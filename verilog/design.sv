==> flow/design.v <==
module MorraCinese(
	input clk,
	input[1:0] P1,
	input[1:0] P2,
	input START,
	output reg[1:0] ROUND = 2'b00,
	output reg[1:0] GAME = 2'b00
);
	reg[2:0] CURRENT_STATE = 3'b000;
	reg[2:0] NEXT_STATE;
	reg[1:0] CURRENT_ROUND_WINNER = 2'b00;
	reg[1:0] PREV_ROUND_WINNER = 2'b00;
	reg[1:0] PREV_WINNING_MOVE = 2'b00;
	reg[4:0] PLAYED = 5'b00000;
	reg[4:0] TO_PLAY = 5'b00000;
	reg[3:0] ADV = 4'b0100;
	always @(posedge clk) begin : UPDATE_STATE
		CURRENT_STATE = NEXT_STATE;
	end
	always @(posedge clk) begin : DATAPATH
		if(START || CURRENT_STATE == 3'b000) begin
			CURRENT_ROUND_WINNER = 2'b00;
			PREV_ROUND_WINNER = 2'b00;
			PREV_WINNING_MOVE = 2'b00;
			PLAYED = 5'b00000;
			ADV = 4'b0100;
			if(START) begin
				TO_PLAY = TO_PLAY + {P1, P2};
			end else begin
				TO_PLAY = 5'b00100;
			end
		end else if(((ADV > 4'b0010 && ADV < 4'b0110) && PLAYED < TO_PLAY) || PLAYED < 4) begin
			if({PREV_ROUND_WINNER, PREV_WINNING_MOVE} == {2'b01, P1} || {PREV_ROUND_WINNER, PREV_WINNING_MOVE} == {2'b10, P2} || P1 == 2'b00 || P2 == 2'b00) begin
				CURRENT_ROUND_WINNER = 2'b00;
			end else begin
				case({P1, P2})
					4'b0111, 4'b1001, 4'b1110: begin
						CURRENT_ROUND_WINNER = 2'b01;
						PREV_ROUND_WINNER = 2'b01;
						PREV_WINNING_MOVE = P1;
						ADV = ADV + 1;
					end
					4'b1101, 4'b0110, 4'b1011: begin
						CURRENT_ROUND_WINNER = 2'b10;
						PREV_ROUND_WINNER = 2'b10;
						PREV_WINNING_MOVE = P2;
						ADV = ADV - 1;
					end
					4'b0101, 4'b1010, 4'b1111: begin
						CURRENT_ROUND_WINNER = 2'b11;
						PREV_ROUND_WINNER = 2'b00;
						PREV_WINNING_MOVE = 2'b00;
						end
				endcase
				PLAYED = PLAYED + 1;
			end
		end
	end
	always @(posedge clk) begin : FSM
		if(START) begin
			NEXT_STATE = 3'b001;
			ROUND = 2'b00;
			GAME = 2'b00;
		end else if(CURRENT_STATE == 3'b000) begin
			NEXT_STATE = 3'b000;
			ROUND = 2'b00;
			GAME = 2'b00;
		end else begin
			ROUND = CURRENT_ROUND_WINNER;
			if(((ADV > 4'b0010 && ADV < 4'b0110) && PLAYED < TO_PLAY) || PLAYED < 4) begin
				GAME = 2'b00;
				case (ROUND)
					2'b00: NEXT_STATE = 3'b101;
					2'b01: NEXT_STATE = 3'b010;
					2'b10: NEXT_STATE = 3'b011;
					2'b11: NEXT_STATE = 3'b100;
				endcase
			end else begin
				if(ADV > 4'b0100) begin				 
					GAME = 2'b01;
				end else if(ADV < 4'b0100) begin	 
					GAME = 2'b10;
				end else if(ADV == 4'b0100) begin	 
					GAME = 2'b11;
				end
				NEXT_STATE = 3'b000;
			end
		end
	end
endmodule
* Step by step through the tools: MorraCinese
The steps from the RTL of MorraCinese to its reports follow in flow order. Lines are those of the file above, counted from 1. Operators carry their Yosys type and port widths (W data, S select, Z words). The mark n/a stands for no value.
Inputs: top module MorraCinese, clock input clk, cell library sky130hd, corner tt_025C_1v80

* Elaborated design
Counts by Yosys on the flattened word-level netlist (proc, flatten, opt, wreduce; memories kept). Register bits leave out memories and registers merged into their read ports (data or address). Print and check cells are left out. Cells with the same type and inputs are merged into one.
Operators by class: muxes and demuxes 11, bitwise operators 2, equality and inequality tests 15, magnitude comparators 6, reduce/logical cells 27, $add $sub $neg 4
Operators by type and width (count):
- $eq A4 B4 Y1 const B | 6
- $pmux W2 S3 | 3
- $eq A4 B3 Y1 const B | 4
- $reduce_or A3 Y1 | 5
- $pmux W3 S4 | 1
- $lt A4 B3 Y1 const B | 2
- $pmux W4 S2 | 1
- $logic_not A2 Y1 | 3
- $reduce_and A3 Y1 | 2
- $reduce_bool A3 Y1 | 2
- $mux W2 | 3
- $logic_or A1 B1 Y1 | 5
- $add A5 B1 Y5 const B | 1
- $lt A5 B3 Y1 const B | 1
- $add A5 B4 Y5 | 1
- $lt A5 B5 Y1 | 1
- $eq A2 B2 Y1 const B | 2
- $reduce_and A2 Y1 | 2
- $reduce_bool A2 Y1 | 2
- $add A4 B1 Y4 const B | 1
- $sub A4 B1 Y4 const B | 1
- $gt A4 B2 Y1 const B | 1
- $gt A4 B3 Y1 const B | 1
- $eq A4 B3 Y1 | 1
- $eq A4 B4 Y1 | 1
- $reduce_bool A4 Y1 | 1
- $reduce_or A4 Y1 | 1
- $logic_not A3 Y1 | 1
Other operator kinds: 5; their cells: 9.
Storage and ports: register bits 30, output and inout bits 4, elaborated cells 77

* Longest topological paths
Longest topological path by Yosys (ltp), each cell counted once; first at word level (registers and memories cut), then after technology mapping (sequential cells cut; the memories' decode and read muxes count).
Depth: depth in word-level cells 6, ABC_AREA 0, depth in mapped cells 10, mapped depth without buffers 9

* Netlist
The flow's flattened synthesis, as Yosys stat reports it; memories are mapped. The netlist is that of the ABC_AREA named above (0 if unset); the other value can give another one.
Cells by type:
- sky130_fd_sc_hd__dfxtp_1 | count 25, total area 500.48 µm²
- sky130_fd_sc_hd__ha_1 | count 13, total area 162.656 µm²
- sky130_fd_sc_hd__edfxtp_1 | count 5, total area 150.144 µm²
- sky130_fd_sc_hd__a21oi_1 | count 16, total area 80.077 µm²
- sky130_fd_sc_hd__xor2_1 | count 6, total area 52.55 µm²
- sky130_fd_sc_hd__nand2_1 | count 13, total area 48.797 µm²
- sky130_fd_sc_hd__nor2_1 | count 13, total area 48.797 µm²
- sky130_fd_sc_hd__o21ai_0 | count 9, total area 45.043 µm²
- sky130_fd_sc_hd__fa_1 | count 2, total area 40.038 µm²
- sky130_fd_sc_hd__xnor2_1 | count 4, total area 35.034 µm²
- sky130_fd_sc_hd__or3_1 | count 5, total area 31.28 µm²
- sky130_fd_sc_hd__mux2i_1 | count 3, total area 30.029 µm²
- sky130_fd_sc_hd__nor4b_2 | count 2, total area 30.029 µm²
- sky130_fd_sc_hd__inv_1 | count 7, total area 26.275 µm²
- sky130_fd_sc_hd__and2_1 | count 4, total area 25.024 µm²
- sky130_fd_sc_hd__nand3_1 | count 5, total area 25.024 µm²
- sky130_fd_sc_hd__a21o_1 | count 3, total area 22.522 µm²
- sky130_fd_sc_hd__buf_4 | count 3, total area 22.522 µm²
Other cell types: 28; their cells: 40.
Mapped netlist: cell count 178, flip-flops 30, buffer cells 8, cell area after synthesis 1681.6 µm²

* Timing after synthesis
OpenSTA on the mapped netlist: ideal clock, no wires. The path of least setup slack (recovery checks aside). Input and output delay are each 20% of the period. Register names are those of the netlist, which keeps one name where synthesis merged equal registers.
Timing after synthesis: path kind in2reg, start point input port P1[1], end point register ADV[3], data arrival time 2.524 ns, slack 0.362 ns, clock period 2.96 ns, path delay 2.006 ns, setup time 0.074 ns, stages 10, synthesis period reached 2.598 ns
"path delay" = arrival - input delay + setup time. "stages" counts driving pins, that of a launching flip-flop among them; a cell with two outputs on the path counts twice. "synthesis period reached" = period - worst setup slack (recovery checks aside). The figure is calculated, with input and output delays left at 20% of the set period. The rows between start and end are the longest chain of elaborated cells between them; the timing report does not say that the signal goes this way. Where chains are equally long, one stands for them. Each line given opens the expression or statement behind the cell; cells for indexed reads and writes are added by Yosys, which also makes memories of some case tables. At most two assigning lines are given for a register; there are more.
On the way, after synthesis: cells stage by stage sky130_fd_sc_hd__buf_2 sky130_fd_sc_hd__or3b_1 sky130_fd_sc_hd__o21ai_0 sky130_fd_sc_hd__o2bb2ai_2 sky130_fd_sc_hd__ha_1 sky130_fd_sc_hd__a21o_1 sky130_fd_sc_hd__a21oi_1 sky130_fd_sc_hd__xor2_1 sky130_fd_sc_hd__or3_1 sky130_fd_sc_hd__a21oi_1, cells in the longest elaborated chain 6, elaborated cells on any way between the ends 17, source lines of those cells 2
RTL lines, path after synthesis:
- start: declaration | line 3 | input[1:0] P1,
- $eq A4 B3 Y1 | line 33 | if({PREV_ROUND_WINNER, PREV_WINNING_MOVE} == {2'b01, P1} || {PREV_ROUND_WINNER, PREV_WINNING_MOVE} == {2'b10, ...
- $logic_or A1 B1 Y1 x3 | line 33
- $not A1 Y1
- $reduce_and A3 Y1
- end: assignment | line 41 | ADV = ADV + 1;
- end: assignment | line 47 | ADV = ADV - 1;
- end: declaration | line 16 | reg[3:0] ADV = 4'b0100;

* Timing after layout
From the final timing report of stored run 1: the path of least setup slack in the routed layout; clock arrival at registers is part of the times.
Timing after layout: path kind in2reg, start point input port P1[1], end point register ADV[3], data arrival time 3.00 ns, setup time 0.06 ns, slack 0.53 ns, stages 10, clock period 3.32 ns
The rows between start and end are the longest chain of elaborated cells between them; the timing report does not say that the signal goes this way. Where chains are equally long, one stands for them. At most two assigning lines are given for a register; there are more.
On the way, after layout: cells stage by stage sky130_fd_sc_hd__clkdlybuf4s50_1 sky130_fd_sc_hd__or3b_1 sky130_fd_sc_hd__o21ai_0 sky130_fd_sc_hd__o2bb2ai_2 sky130_fd_sc_hd__ha_1 sky130_fd_sc_hd__a21o_1 sky130_fd_sc_hd__a21oi_1 sky130_fd_sc_hd__xor2_1 sky130_fd_sc_hd__or3_1 sky130_fd_sc_hd__a21oi_1, cells in the longest elaborated chain 6, elaborated cells on any way between the ends 17, source lines of those cells 2
RTL lines, path after layout:
- start: declaration | line 3 | input[1:0] P1,
- $eq A4 B3 Y1 | line 33 | if({PREV_ROUND_WINNER, PREV_WINNING_MOVE} == {2'b01, P1} || {PREV_ROUND_WINNER, PREV_WINNING_MOVE} == {2'b10, ...
- $logic_or A1 B1 Y1 x3 | line 33
- $not A1 Y1
- $reduce_and A3 Y1
- end: assignment | line 41 | ADV = ADV + 1;
- end: assignment | line 47 | ADV = ADV - 1;
- end: declaration | line 16 | reg[3:0] ADV = 4'b0100;

Ticket comment

Settings and measured results of 2 stored flow runs for module MorraCinese (sky130hd), not sorted in any way. The constraints put input and output delay at 20% of the set period each and load the outputs with 0.01 pF.
"reached clock period" = clock period - worst setup slack. The figure is calculated, with input and output delays left at 20% of the set period.
"time of the worst setup path" = time allowed to the worst setup path (clock period - input delay - output delay, where it has them) - its slack; a late launch clock adds to it, a late capture clock takes from it.
"power consumption": no workload was simulated; the value follows from the tool's default switching activity.

* Stored run 1 | settings: period_ns 3.32; CORE_UTILIZATION 17; SETUP_SLACK_MARGIN 0.08; PLACE_DENSITY_LB_ADDON 0.12; CORE_ASPECT_RATIO 0.6; CORE_MARGIN 4; GPL_TIMING_DRIVEN 1; GPL_ROUTABILITY_DRIVEN 0; CTS_CLUSTER_SIZE 79; CAP_MARGIN 20; SLEW_MARGIN 20 | results: overall die area 11599.5 µm²; final utilization 22.4 %; time of the worst setup path 2.13 ns; class of the worst setup path in2reg; standard-cell area of the final layout 2102.0 µm²; power consumption 1094 µW; worst setup slack after layout 0.526 ns; final worst hold slack 0.324 ns; summed negative setup slack 0.000 ns; Yosys chip area after synthesis 1681.6 µm²; reached clock period 2.794 ns
* Stored run 2 | settings: period_ns 3.2; CAP_MARGIN 20; CORE_MARGIN 2; CORE_UTILIZATION 40; SLEW_MARGIN 20 | results: overall die area 4738.9 µm²; final utilization 48.5 %; time of the worst setup path 2.27 ns; class of the worst setup path in2reg; standard-cell area of the final layout 1955.6 µm²; power consumption 1026 µW; worst setup slack after layout 0.285 ns; final worst hold slack 0.325 ns; summed negative setup slack 0.000 ns; Yosys chip area after synthesis 1681.6 µm²; reached clock period 2.915 ns
